==> flow/design.v <==
`default_nettype none
module top (
	input  CLK,
	input  BTN_N, BTN1, BTN2, BTN3,
	output LED1, LED2, LED3, LED4, LED5,
	output P1A1, P1A2, P1A3, P1A4, P1A7, P1A8, P1A9, P1A10,
);
	wire [7:0] seven_segment;
	assign { P1A10, P1A9, P1A8, P1A7, P1A4, P1A3, P1A2, P1A1 } = seven_segment;
	reg [7:0] display_value = 0;
	wire [7:0] display_value_inc;
	reg [7:0] lap_value = 0;
	reg [4:0] lap_timeout = 0;
	reg [20:0] clkdiv = 0;
	reg clkdiv_pulse = 0;
	reg running = 0;
	assign LED1 = BTN1 && BTN2;
	assign LED2 = BTN1 && BTN3;
	assign LED3 = BTN2 && BTN3;
	assign LED4 = !BTN_N;
	assign LED5 = !BTN_N || BTN1 || BTN2 || BTN3;
	always @(posedge CLK) begin
		if (clkdiv == 1200000) begin
			clkdiv <= 0;
			clkdiv_pulse <= 1;
		end else begin
			clkdiv <= clkdiv + 1;
			clkdiv_pulse <= 0;
		end
		if (clkdiv_pulse && lap_timeout) begin
			lap_timeout <= lap_timeout - 1;
		end
		if (clkdiv_pulse && running) begin
			display_value <= display_value_inc;
		end
		if (!BTN_N) begin
			display_value <= 0;
			running <= 0;
			lap_timeout <= 0;
		end
		if (BTN3) begin
			running <= 1;
		end
		if (BTN1) begin
			running <= 0;
		end
		if (BTN2) begin
			lap_value <= display_value;
			lap_timeout <= 20;
		end
	end
	bcd8_increment bot_inc (
		.din(display_value),
		.dout(display_value_inc)
	);
	seven_seg_ctrl seven_segment_ctrl (
		.CLK(CLK),
		.din(lap_timeout ? lap_value[7:0] : display_value[7:0]),
		.dout(seven_segment)
	);
endmodule
module bcd8_increment (
	input [7:0] din,
	output reg [7:0] dout
);
	always @* begin
		case (1'b1)
			din[7:0] == 8'h 99:
				dout = 0;
			din[3:0] == 4'h 9:
				dout = {din[7:4] + 4'd 1, 4'h 0};
			default:
				dout = {din[7:4], din[3:0] + 4'd 1};
		endcase
	end
endmodule
module seven_seg_ctrl (
	input CLK,
	input [7:0] din,
	output reg [7:0] dout
);
	wire [6:0] lsb_digit;
	wire [6:0] msb_digit;
	seven_seg_hex msb_nibble (
		.din(din[7:4]),
		.dout(msb_digit)
	);
	seven_seg_hex lsb_nibble (
		.din(din[3:0]),
		.dout(lsb_digit)
	);
	reg [9:0] clkdiv = 0;
	reg clkdiv_pulse = 0;
	reg msb_not_lsb = 0;
	always @(posedge CLK) begin
		clkdiv <= clkdiv + 1;
		clkdiv_pulse <= &clkdiv;
		msb_not_lsb <= msb_not_lsb ^ clkdiv_pulse;
		if (clkdiv_pulse) begin
			if (msb_not_lsb) begin
				dout[6:0] <= ~msb_digit;
				dout[7] <= 0;
			end else begin
				dout[6:0] <= ~lsb_digit;
				dout[7] <= 1;
			end
		end
	end
endmodule
module seven_seg_hex (
	input [3:0] din,
	output reg [6:0] dout
);
	always @*
		case (din)
			4'h0: dout = 7'b 0111111;
			4'h1: dout = 7'b 0000110;
			4'h2: dout = 7'b 1011011;
			4'h3: dout = 7'b 1001111;
			4'h4: dout = 7'b 1100110;
			4'h5: dout = 7'b 1101101;
			4'h6: dout = 7'b 1111101;
			4'h7: dout = 7'b 0000111;
			4'h8: dout = 7'b 1111111;
			4'h9: dout = 7'b 1101111;
			4'hA: dout = 7'b 1110111;
			4'hB: dout = 7'b 1111100;
			4'hC: dout = 7'b 0111001;
			4'hD: dout = 7'b 1011110;
			4'hE: dout = 7'b 1111001;
			4'hF: dout = 7'b 1110001;
			default: dout = 7'b 1000000;
		endcase
endmodule
From RTL to reports: top
The steps from the RTL of top to its reports follow in flow order.
Lines are those of the file above, counted from 1.
Cell names lack the library's common part.
{ "design": {"design": "top", "clk_port": "CLK", "library": "sky130hd", "corner": "tt_025C_1v80"} }

After elaboration
Counts by Yosys on the flattened word-level netlist (proc, flatten, opt, wreduce; memories kept). Register bits leave out memories and registers merged into their read ports (data or address). Print and check cells are left out. Cells with the same type and inputs are merged into one.
Yosys's memory passes give these memory sizes; they may raise the number of words (mostly to a power of two), join words into wider ones and drop unused or constant bits.
{ "bits": {"ff_bits": 64, "romBits": 224, "mem_count": 2, "input_bits": 5, "out_inout_bits": 13, "wordCells": 53} }
{ "classes": {"addsub": 5, "n_eq": 5, "n_mux": 10, "bitwise": 4, "n_reduce_logical": 14} }
{ "memory_table": {"columns": ["memory", "size", "word_bits", "rd", "wr", "line_no", "source"], "rows": [
  ["(name not given)", 16, 7, 1, 0, 115, "case (din)"],
  ["(name not given)", 16, 7, 1, 0, 115, null]
]} }
{ "op_table": {"columns": ["cell", "count"], "rows": [
  ["two-way mux 8 bit", 3],
  ["adder 21 x 1 -> 21 bit (second input constant)", 1],
  ["equality test 21 bit (second input constant)", 1],
  ["NOT 7 bit", 2],
  ["adder 10 x 1 -> 10 bit (second input constant)", 1],
  ["AND reduction 10 bit", 1],
  ["two-way mux 5 bit", 2],
  ["adder 4 x 1 -> 4 bit (second input constant)", 2],
  ["equality test 8 bit (second input constant)", 1],
  ["two-way mux 7 bit", 1],
  ["logical AND 1 x 5 -> 1 bit", 1],
  ["subtractor 5 x 1 -> 5 bit (second input constant)", 1],
  ["nonzero test 5 bit", 1],
  ["logical AND 1 bit", 4],
  ["inequality test 2 x 1 -> 1 bit (second input constant)", 2],
  ["equality test 4 bit (second input constant)", 1],
  ["two-way mux 1 bit", 4],
  ["logical OR 1 bit", 3],
  ["AND reduction 2 bit", 1],
  ["nonzero test 2 bit", 1],
  ["OR reduction 2 bit", 1],
  ["bitwise XOR 1 bit", 1],
  ["NOT 1 bit", 1],
  ["zero test 1 bit", 1]
]} }

Depth
Longest topological path by Yosys (ltp), each cell counted once; first at word level (registers and memories cut), then after technology mapping (sequential cells cut; the memories' decode and read muxes count).
{ "logic_depth": {"word_depth": 4, "ABC_AREA": 0, "mapped_depth": 13, "ltp_nobuf": 11} }

Netlist
Source: synth_stat.txt of the flow (Yosys; design flattened, memories mapped). It holds for the ABC_AREA given above (unset counts as 0); a run with the other value may have another netlist.
Totals and module areas in this step are rounded.
{ "types": {"columns": ["cell_type", "count", "area_total_um2"], "rows": [
  ["dfxtp_1", 48, 960.922],
  ["edfxtp_1", 16, 480.461],
  ["ha_1", 20, 250.24],
  ["xnor2_1", 22, 192.685],
  ["nor2_1", 33, 123.869],
  ["xor2_1", 14, 122.618],
  ["nand2_1", 27, 101.347],
  ["nand3_1", 18, 90.086],
  ["a21oi_1", 12, 60.058],
  ["inv_1", 16, 60.058],
  ["nor3_1", 11, 55.053],
  ["and3_1", 8, 50.048],
  ["nand4_1", 8, 50.048],
  ["mux2i_4", 2, 45.043],
  ["o21ai_0", 7, 35.034],
  ["a31oi_1", 5, 31.28],
  ["and2_1", 5, 31.28],
  ["clkbuf_1", 8, 30.029]
]} }
Other cell types: 33; their cells: 56.
{ "mapped": {"stdcells": 336, "synth_area_um2": 3249, "sequential_area_um2": 1441, "ffs": 64, "n_buf": 10} }
The figures by module come from a second, unflattened synthesis with its own total; it is not the netlist above.
{ "unflattened": {"cells_unflattened": 335, "hier_area_um2": 3371} }
Rows give one instance, submodules left out.
{ "modules": {"columns": ["module", "n_inst", "n_cells", "mod_area_um2", "seq_area_um2"], "rows": [
  ["top", 1, 186, 1849, 960.9],
  ["seven_seg_ctrl", 1, 55, 747.0, 480.5],
  ["seven_seg_hex", 2, 33, 282.8, 0.0],
  ["bcd8_increment", 1, 28, 209.0, 0.0]
]} }

Worst setup path after synthesis
Source: OpenSTA report_checks on the synthesized netlist (no wires, ideal clock, input and output delay 20% of the period each), path of least setup slack; recovery checks are left aside. Register names are those of the netlist, which keeps one name where synthesis merged equal registers.
{ "synth_timing": {"path_kind": "reg2reg", "startpoint": "reg lap_timeout[0]", "endpoint": "reg seven_segment_ctrl.dout[0]", "period_ns": 3.45, "setup_time_ns": 0.174, "launch_ns": 0.000, "arrival_time_ns": 2.545, "required_ns": 3.276, "path_slack_ns": 0.731, "path_delay_ns": 2.719, "path_stages": 13, "n_path_buf": 2, "period_less_setup_slack_ns": 2.719} }
"path_delay_ns" = arrival - input delay + setup time.
"path_stages": output pins that drive a net of the path, with the launching flip-flop's if there is one; two outputs of one cell count as two.
"period_less_setup_slack_ns" is the clock period less the worst setup slack; recovery checks do not enter. This is arithmetic on one report: input and output delays are still those of the set period (20% each).
Between the ends stands the longest chain of elaborated cells between them, by number of cells; it is not shown to be the way that was timed. Of several equally long chains one is given.
Each line given opens the expression or statement behind the cell; cells for indexed reads and writes are added by Yosys, which also makes memories of some case tables.
A memory read counts as a cell of the chain, while the word-level depth stops at memories.
At most two assigning lines are given for a register; there are more.
{ "synth_between": {"path_cell_list": "dfxtp_1 inv_1 ha_1 or4b_1 buf_6 buf_6 mux2i_1 ha_1 nor2b_1 nor3_1 o21ai_0 o22ai_1 a311oi_1", "elab_chain_len": 5, "cells_between": 7, "lines_between": 5, "classes_between": "mux (2); logic (2); reduce/logical (1); memory (2)"} }
{ "synth_rtl": {"columns": ["element", "line_no", "source"], "rows": [
  ["start, declared", 13, "reg [4:0] lap_timeout = 0;"],
  ["start, assigned", 31, "lap_timeout <= lap_timeout - 1;"],
  ["start, assigned", 39, "lap_timeout <= 0;"],
  ["nonzero test 5 bit", 58, ".din(lap_timeout ? lap_value[7:0] : display_value[7:0]),"],
  ["two-way mux 8 bit", 58, null],
  ["memory (16 x 7 bit)", 115, "case (din)"],
  ["NOT 7 bit", 104, "dout[6:0] <= ~lsb_digit;"],
  ["two-way mux 7 bit", 100, "if (msb_not_lsb) begin"],
  ["end, assigned", 101, "dout[6:0] <= ~msb_digit;"],
  ["end, assigned", 104, null],
  ["end, declared", 80, "output reg [7:0] dout"]
]} }

Path in the finished layout
From the final timing report of entry A: the path of least setup slack in the routed layout; clock arrival at registers is part of the times.
{ "layout_timing": {"path_kind": "reg2reg", "startpoint": "reg lap_timeout[0]", "endpoint": "reg seven_segment_ctrl.dout[3]", "period_ns": 2.81, "setup_time_ns": 0.25, "launch_ns": 0.33, "arrival_time_ns": 2.72, "required_ns": 2.89, "path_slack_ns": 0.17, "path_stages": 10, "n_path_buf": 0} }
Between the ends stands the longest chain of elaborated cells between them, by number of cells; it is not shown to be the way that was timed. Of several equally long chains one is given.
A memory read counts as a cell of the chain, while the word-level depth stops at memories.
At most two assigning lines are given for a register; there are more.
{ "layout_between": {"path_cell_list": "dfxtp_1 inv_1 ha_1 or4b_4 mux2i_2 inv_1 ha_1 and2_4 a2111oi_2 nor4_2", "elab_chain_len": 5, "cells_between": 7, "lines_between": 5, "classes_between": "mux (2); logic (2); reduce/logical (1); memory (2)"} }
{ "layout_rtl": {"columns": ["element", "line_no", "source"], "rows": [
  ["start, declared", 13, "reg [4:0] lap_timeout = 0;"],
  ["start, assigned", 31, "lap_timeout <= lap_timeout - 1;"],
  ["start, assigned", 39, "lap_timeout <= 0;"],
  ["nonzero test 5 bit", 58, ".din(lap_timeout ? lap_value[7:0] : display_value[7:0]),"],
  ["two-way mux 8 bit", 58, null],
  ["memory (16 x 7 bit)", 115, "case (din)"],
  ["NOT 7 bit", 104, "dout[6:0] <= ~lsb_digit;"],
  ["two-way mux 7 bit", 100, "if (msb_not_lsb) begin"],
  ["end, assigned", 101, "dout[6:0] <= ~msb_digit;"],
  ["end, assigned", 104, null],
  ["end, declared", 80, "output reg [7:0] dout"]
]} }

Subject: top on sky130hd, stored results

Hello all,

Module top, platform sky130hd: 2 stored runs of the flow (Yosys, OpenROAD) with differing settings, in no particular order. Input and output delays are each 20% of the period that was set; the output load is 0.01 pF.
"period reached" means the clock period less the worst setup slack. The figure is calculated, with input and output delays left at 20% of the set period.
"critical setup path time" is the time allowed to the run's worst setup path (the clock period less input and output delay, where it has them) less its slack. Clock arrival times count: a late capture clock shortens it, a late launch clock lengthens it.
"power consumption": no workload was simulated; the value follows from the tool's default switching activity.
Measured values are rounded.

==> entry A: settings <==
{ "period_ns": 2.81, "CORE_UTILIZATION": 29, "CAP_MARGIN": 20, "CORE_MARGIN": 2, "SLEW_MARGIN": 20 }
==> entry A: results <==
area of the synthesized netlist: 3,249 um2
area inside the die boundary: 12,070 um2
standard-cell area after routing: 3,849 um2
post-route utilization: 35.3 %
lowest setup slack: 0.169 ns
total negative setup slack: 0.000 ns
worst hold slack in the final report: 0.411 ns
power consumption: 1.822 mW
period reached: 2.641 ns
critical setup path time: 2.64 ns
critical path type: reg2reg

==> entry B: settings <==
{ "period_ns": 2.23, "CORE_UTILIZATION": 44, "SETUP_SLACK_MARGIN": 0.34, "PLACE_DENSITY_LB_ADDON": 0.23, "CORE_MARGIN": 7, "GPL_TIMING_DRIVEN": 0, "GPL_ROUTABILITY_DRIVEN": 0, "CTS_CLUSTER_SIZE": 61, "CAP_MARGIN": 40, "SLEW_MARGIN": 20 }
==> entry B: results <==
area of the synthesized netlist: 3,249 um2
area inside the die boundary: 9,987 um2
standard-cell area after routing: 4,272 um2
post-route utilization: 59.2 %
lowest setup slack: -0.422 ns
total negative setup slack: -2.926 ns
worst hold slack in the final report: 0.418 ns
power consumption: 2.575 mW
period reached: 2.652 ns
critical setup path time: 2.65 ns
critical path type: reg2reg

Thanks
